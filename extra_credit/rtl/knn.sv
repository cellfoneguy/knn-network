==> flow/design.v <==
`timescale 1ns/1ps
module knn(
    output bit [1:0]        res,
    output bit              res_vld,
    input  bit [31:0]       train_data,
    input  bit [31:0]       test_data,
    input  bit [1:0]        label,
    input  bit [7:0]        index,
    input  bit              clk,
    input  bit              rst
);
    bit [8-1:0]   dist_in_1, dist_out_1;
    bit [8-1:0]   dist_in_2, dist_out_2;
    bit [8-1:0]   dist_in_3, dist_out_3;
    bit [8-1:0]   dist_in_4, dist_out_4;
    bit [1:0]   label_in_1, label_out_1;
    bit [1:0]   label_in_2, label_out_2;
    bit [1:0]   label_in_3, label_out_3;
    bit [1:0]   label_in_4, label_out_4;
    bit [7:0]   index_in_1, index_out_1;
    bit [7:0]   index_in_2, index_out_2;
    bit [7:0]   index_in_3, index_out_3;
    bit [7:0]   index_in_4, index_out_4;
    bit [8-1:0]   nn_dist_in_1, nn_dist_out_1;
    bit [8-1:0]   nn_dist_in_2, nn_dist_out_2;
    bit [8-1:0]   nn_dist_in_3, nn_dist_out_3;
    bit [8-1:0]   nn_dist_in_4, nn_dist_out_4;  
    bit [8-1:0]   nn_dist_in_5, nn_dist_out_5;  
    bit [1:0]   nn_label_in_1, nn_label_out_1, nn_label_1;
    bit [1:0]   nn_label_in_2, nn_label_out_2, nn_label_2;
    bit [1:0]   nn_label_in_3, nn_label_out_3, nn_label_3;
    bit [1:0]   nn_label_in_4, nn_label_out_4, nn_label_4;  
    bit [1:0]   nn_label_in_5, nn_label_out_5, nn_label_5;  
    bit [7:0]   nn_index_in_1, nn_index_out_1;
    bit [7:0]   nn_index_in_2, nn_index_out_2;
    bit [7:0]   nn_index_in_3, nn_index_out_3;
    bit [7:0]   nn_index_in_4, nn_index_out_4;  
    bit [7:0]   nn_index_in_5, nn_index_out_5;  
    bit [23:0]  train_data_pass_24;
    bit [15:0]  train_data_pass_16;
    bit [7:0]   train_data_pass_8;
    distance  distance_1(
        .dist_out(dist_in_1),
        .label_out(label_in_1),
        .index_out(index_in_1),
        .dist_in({(8){1'b0}}),
        .label_in(label),
        .index_in(index),
        .x(train_data[31:24]),   
        .y(test_data[31:24])    
    );
    pipeline_reg_for_dist #(24)  distance_reg_1(
        .dist_out(dist_out_1),
        .label_out(label_out_1),
        .index_out(index_out_1),
        .train_data_out(train_data_pass_24),
        .dist_in(dist_in_1),
        .label_in(label_in_1),
        .index_in(index_in_1),
        .train_data_in(train_data[23:0]),
        .clk(clk),
        .rst(rst)
    );
    distance  distance_2(
        .dist_out(dist_in_2),
        .label_out(label_in_2),
        .index_out(index_in_2),
        .dist_in(dist_out_1),
        .label_in(label_out_1),
        .index_in(index_out_1),
        .x(train_data_pass_24[23:16]),   
        .y(test_data[23:16])    
    );
    pipeline_reg_for_dist #(16)  distance_reg_2(
        .dist_out(dist_out_2),
        .label_out(label_out_2),
        .index_out(index_out_2),
        .train_data_out(train_data_pass_16),
        .dist_in(dist_in_2),
        .label_in(label_in_2),
        .index_in(index_in_2),
        .train_data_in(train_data_pass_24[15:0]),
        .clk(clk),
        .rst(rst)
    );
    distance  distance_3(
        .dist_out(dist_in_3),
        .label_out(label_in_3),
        .index_out(index_in_3),
        .dist_in(dist_out_2),
        .label_in(label_out_2),
        .index_in(index_out_2),
        .x(train_data_pass_16[15:8]),   
        .y(test_data[15:8])    
    );
    pipeline_reg_for_dist #(8)  distance_reg_3(
        .dist_out(dist_out_3),
        .label_out(label_out_3),
        .index_out(index_out_3),
        .train_data_out(train_data_pass_8),
        .dist_in(dist_in_3),
        .label_in(label_in_3),
        .index_in(index_in_3),
        .train_data_in(train_data_pass_16[7:0]),
        .clk(clk),
        .rst(rst)
    );
    distance  distance_4(
        .dist_out(dist_in_4),
        .label_out(label_in_4),
        .index_out(index_in_4),
        .dist_in(dist_out_3),
        .label_in(label_out_3),
        .index_in(index_out_3),
        .x(train_data_pass_8[7:0]),   
        .y(test_data[7:0])    
    );
    pipeline_reg_for_sort  distance_reg_4(
        .dist_out(dist_out_4),
        .label_out(label_out_4),
        .index_out(index_out_4),
        .dist_in(dist_in_4),
        .label_in(label_in_4),
        .index_in(index_in_4),
        .clk(clk),
        .rst(rst)
    );
    sort  sort_1(
        .dist_out(nn_dist_in_1),
        .label_out(nn_label_in_1),
        .index_out(nn_index_in_1),
        .label_nn(nn_label_1),
        .dist_in(dist_out_4),
        .label_in(label_out_4),
        .index_in(index_out_4),
        .clk(clk),
        .rst(rst)
    );
    pipeline_reg_for_sort  sort_reg_1(
        .dist_out(nn_dist_out_1),
        .label_out(nn_label_out_1),
        .index_out(nn_index_out_1),
        .dist_in(nn_dist_in_1),
        .label_in(nn_label_in_1),
        .index_in(nn_index_in_1),
        .clk(clk),
        .rst(rst)
    );
    sort  sort_2(
        .dist_out(nn_dist_in_2),
        .label_out(nn_label_in_2),
        .index_out(nn_index_in_2),
        .label_nn(nn_label_2),
        .dist_in(nn_dist_out_1),
        .label_in(nn_label_out_1),
        .index_in(nn_index_out_1),
        .clk(clk),
        .rst(rst)
    );
    pipeline_reg_for_sort  sort_reg_2(
        .dist_out(nn_dist_out_2),
        .label_out(nn_label_out_2),
        .index_out(nn_index_out_2),
        .dist_in(nn_dist_in_2),
        .label_in(nn_label_in_2),
        .index_in(nn_index_in_2),
        .clk(clk),
        .rst(rst)
    );
    sort  sort_3(
        .dist_out(nn_dist_in_3),
        .label_out(nn_label_in_3),
        .index_out(nn_index_in_3),
        .label_nn(nn_label_3),
        .dist_in(nn_dist_out_2),
        .label_in(nn_label_out_2),
        .index_in(nn_index_out_2),
        .clk(clk),
        .rst(rst)
    );
    pipeline_reg_for_sort  sort_reg_3(
        .dist_out(nn_dist_out_3),
        .label_out(nn_label_out_3),
        .index_out(nn_index_out_3),
        .dist_in(nn_dist_in_3),
        .label_in(nn_label_in_3),
        .index_in(nn_index_in_3),
        .clk(clk),
        .rst(rst)
    );
    sort  sort_4(
        .dist_out(nn_dist_in_4),
        .label_out(nn_label_in_4),
        .index_out(nn_index_in_4),
        .label_nn(nn_label_4),
        .dist_in(nn_dist_out_3),
        .label_in(nn_label_out_3),
        .index_in(nn_index_out_3),
        .clk(clk),
        .rst(rst)
    );
    pipeline_reg_for_sort  sort_reg_4(
        .dist_out(nn_dist_out_4),
        .label_out(nn_label_out_4),
        .index_out(nn_index_out_4),
        .dist_in(nn_dist_in_4),
        .label_in(nn_label_in_4),
        .index_in(nn_index_in_4),
        .clk(clk),
        .rst(rst)
    );
    sort  sort_5(
        .dist_out(nn_dist_in_5),
        .label_out(nn_label_in_5),
        .index_out(nn_index_in_5),
        .label_nn(nn_label_5),
        .dist_in(nn_dist_out_4),
        .label_in(nn_label_out_4),
        .index_in(nn_index_out_4),
        .clk(clk),
        .rst(rst)
    );
    pipeline_reg_for_sort  sort_reg_5(
        .dist_out(nn_dist_out_5),
        .label_out(nn_label_out_5),
        .index_out(nn_index_out_5),
        .dist_in(nn_dist_in_5),
        .label_in(nn_label_in_5),
        .index_in(nn_index_in_5),
        .clk(clk),
        .rst(rst)
    );
    vote  vote_i(
        .res(res),
        .label_nn1(nn_label_1),
        .label_nn2(nn_label_2),
        .label_nn3(nn_label_3),
        .label_nn4(nn_label_4),   
        .label_nn5(nn_label_5)    
    );
    assign  res_vld = (nn_label_5 != 0) & (nn_label_out_4 == 0);   
endmodule
module pipeline_reg_for_dist(
        dist_out,
        label_out,
        index_out,
        train_data_out,
        dist_in,
        label_in,
        index_in,
        train_data_in,
        clk,
        rst
);
    parameter   width_train_data_pass = 32;
    output bit [8-1:0]    dist_out;
    output bit [1:0]    label_out;
    output bit [7:0]    index_out;
    output bit [width_train_data_pass-1:0]  train_data_out;
    input  bit [8-1:0]    dist_in;
    input  bit [1:0]    label_in;
    input  bit [7:0]    index_in;
    input  bit [width_train_data_pass-1:0]  train_data_in;
    input  bit          clk;
    input  bit          rst;
    bit [8-1:0]   dist_dout;
    bit [1:0]   label_dout;
    bit [7:0]   index_dout;
    bit [width_train_data_pass-1:0] train_data_dout;
    always_ff @(posedge clk) begin
        if (rst)    dist_dout <= 0;
        else    dist_dout <= dist_in;
    end
    assign dist_out = dist_dout;
    always_ff @(posedge clk) begin
        if (rst)    label_dout <= 0;
        else    label_dout <= label_in;
    end
    assign label_out = label_dout;
    always_ff @(posedge clk) begin
        if (rst)    index_dout <= 0;
        else    index_dout <= index_in;
    end
    assign index_out = index_dout;
    always_ff @(posedge clk) begin
        if (rst)    train_data_dout <= 0;
        else    train_data_dout <= train_data_in;
    end
    assign train_data_out = train_data_dout;
endmodule
module pipeline_reg_for_sort(
    output bit [8-1:0]    dist_out,
    output bit [1:0]    label_out,
    output bit [7:0]    index_out,
    input  bit [8-1:0]    dist_in,
    input  bit [1:0]    label_in,
    input  bit [7:0]    index_in,
    input  bit          clk,
    input  bit          rst
);
    bit [8-1:0]   dist_dout;
    bit [1:0]   label_dout;
    bit [7:0]   index_dout;
    always_ff @(posedge clk) begin
        if (rst)    dist_dout <= 0;
        else    dist_dout <= dist_in;
    end
    assign dist_out = dist_dout;
    always_ff @(posedge clk) begin
        if (rst)    label_dout <= 0;
        else    label_dout <= label_in;
    end
    assign label_out = label_dout;
    always_ff @(posedge clk) begin
        if (rst)    index_dout <= 0;
        else    index_dout <= index_in;
    end
    assign index_out = index_dout;
endmodule
======== Step by step through the tools: pipeline_reg_for_dist ========
Tool output for the design above, in the order of the flow.
Line numbers count from 1 in the design file above.
Operators: Yosys type, input widths -> output width; for muxes data width and select width s.
Library cell names are shortened.
Not given: --
set-up
  top ..................................... pipeline_reg_for_dist
  clock input ............................. clk
  library ................................. sky130hd
  timing corner ........................... tt_025C_1v80

======== Word-level counts ========
Yosys after proc, flatten, opt, wreduce and memory -nomap, before mapping. Enables and synchronous resets that opt folds into registers are not counted as muxes. Memory bits, and registers merged into a memory's read port (data or address), are not among the register bits. Print and check cells are not counted. Equal cells are merged and count once.
word-level totals
  output and inout bits ................... 50
  memory bits (read-only) ................. 0
  elaborated cells ........................ 4
  word width x clocked read ports ......... 0
  memories ................................ 0
  bits in registers ....................... 50
  memory bits (writable) .................. 0
  latch bits .............................. 0
operators by class
  multiply operators ...................... 0
  multiplexer cells ....................... 0
  reduce/logical cells .................... 0
  equal/unequal tests ..................... 0
  bitwise logic cells ..................... 0
  $add $sub $neg .......................... 0
  magnitude comparators ................... 0
  shifts and indexed selects .............. 0
  div/mod/pow operators ................... 0

======== Longest topological paths ========
Yosys ltp: most cells in a row. Word level: on the elaborated netlist, between registers, memories and ports. Mapped: between sequential cells and ports; inverters and the memories' decode and read muxes count.
depth
  word-level depth ........................ 0
  ABC_AREA ................................ 1
  gate-level depth with buffers ........... 3
  depth with buffers taken out ............ 2

======== Synthesis result ========
The flow's flattened synthesis, as Yosys stat reports it; memories are mapped. The netlist is that of the ABC_AREA named above (0 if unset); the other value can give another one.
Totals and module areas in this step are rounded.
cell types
  cell type  count  area in all (um^2)
  dfxtp_1    50     1,000.96
  inv_1      50     187.68
  nor2_1     50     187.68
  buf_6      6      67.565
mapped netlist
  flip-flops .............................. 50
  standard cells after synthesis .......... 156
  area of sequential cells ................ 1,000 um^2
  mapped area ............................. 1,440 um^2

======== Path before layout ========
OpenSTA on the mapped netlist: ideal clock, no wires. The path of least setup slack (recovery checks aside). Input and output delay are each 20% of the period. Register names are those of the netlist, which keeps one name where synthesis merged equal registers.
path after synthesis
  path kind ............................... input to register
  start point ............................. input port rst
  end point ............................... register dist_dout[0]
  data arrival time ....................... 0.464 ns
  launch time at the first pin ............ 0.152 ns
  clock period ............................ 0.759 ns
  path slack .............................. 0.232 ns
  stages .................................. 3
  data required time ...................... 0.695 ns
  path delay .............................. 0.376 ns
  buffers on the path ..................... 2
  synthesis period reached ................ 0.527 ns
"path delay" is the arrival time less input delay plus setup time.
"stages" counts driving pins, that of a launching flip-flop among them; a cell with two outputs on the path counts twice.
"synthesis period reached" is the clock period less the worst setup slack; recovery checks do not enter. This is arithmetic on one report: input and output delays are still those of the set period (20% each).
between the ends, after synthesis
  path through ............................ buf_6 -> buf_6 -> nor2_1
  length of the longest elaborated chain .. 0
  elaborated cells on any way between the ends .. 0
  source lines of those cells ............. 0
ends and longest elaborated chain, after synthesis
  element             line  source
  start: declaration  265   input  bit          rst;
  end: assignment     271   if (rst)    dist_dout <= 0;
  end: assignment     272   else    dist_dout <= dist_in;
  end: declaration    266   bit [8-1:0]   dist_dout;

======== Worst path after layout ========
From the final timing report of flow run 2: the path of least setup slack in the routed layout; clock arrival at registers is part of the times.
path post-layout
  path kind ............................... register to output
  start point ............................. register dist_dout[7]
  end point ............................... output port dist_out[7]
  data required time ...................... 0.33 ns
  path slack .............................. -0.42 ns
  clock period ............................ 0.417 ns
  launch time at the first pin ............ 0.30 ns
  stages .................................. 2
  buffers on the path ..................... 1
  output delay ............................ 0.08 ns
  data arrival time ....................... 0.76 ns
between the ends, post-layout
  path through ............................ dfxtp_1 -> buf_2
  length of the longest elaborated chain .. 0
  elaborated cells on any way between the ends .. 0
  source lines of those cells ............. 0
ends and longest elaborated chain, post-layout
  element             line  source
  start: declaration  266   bit [8-1:0]   dist_dout;
  start: assignment   271   if (rst)    dist_dout <= 0;
  start: assignment   272   else    dist_dout <= dist_in;
  end: declaration    256   output bit [8-1:0]    dist_out;

==> results <==
Below are 2 stored runs of the flow (Yosys, OpenROAD; platform sky130hd) on pipeline_reg_for_dist, each with its settings and what was measured, unordered. Constraints: input delay and output delay 20% of the set period each, output load 0.01 pF.
"total power of the final layout": no workload was simulated; the value follows from the tool's default switching activity.
The measured numbers are rounded.

---- flow run 1 ----
settings
  period_ns = 0.47
  CORE_UTILIZATION = 48
  PLACE_DENSITY_LB_ADDON = 0.07
  CORE_ASPECT_RATIO = 0.5
  CELL_PAD_IN_SITES_GLOBAL_PLACEMENT = 3
  TNS_END_PERCENT = 25
  CTS_CLUSTER_SIZE = 63
  CAP_MARGIN = 40
  CORE_MARGIN = 2
  SLEW_MARGIN = 20
results
  unfinished; error FLW-0024 in placement

---- flow run 2 ----
settings
  period_ns = 0.417
  CORE_UTILIZATION = 25
  CORE_ASPECT_RATIO = 1.43
  CELL_PAD_IN_SITES_GLOBAL_PLACEMENT = 3
  ABC_AREA = 1
  CTS_CLUSTER_SIZE = 42
  CTS_CLUSTER_DIAMETER = 30
  SLEW_MARGIN = 35
  MAX_ROUTING_LAYER = met5
  CAP_MARGIN = 20
  CORE_MARGIN = 2
results
  mapped cell area after synthesis ........ 1,440 um^2
  die area ................................ 6,410 um^2
  utilization in the final report ......... 46.6%
  smallest setup slack .................... -0.422 ns
  final setup TNS ......................... -19.7 ns
  total power of the final layout ......... 0.0104 W
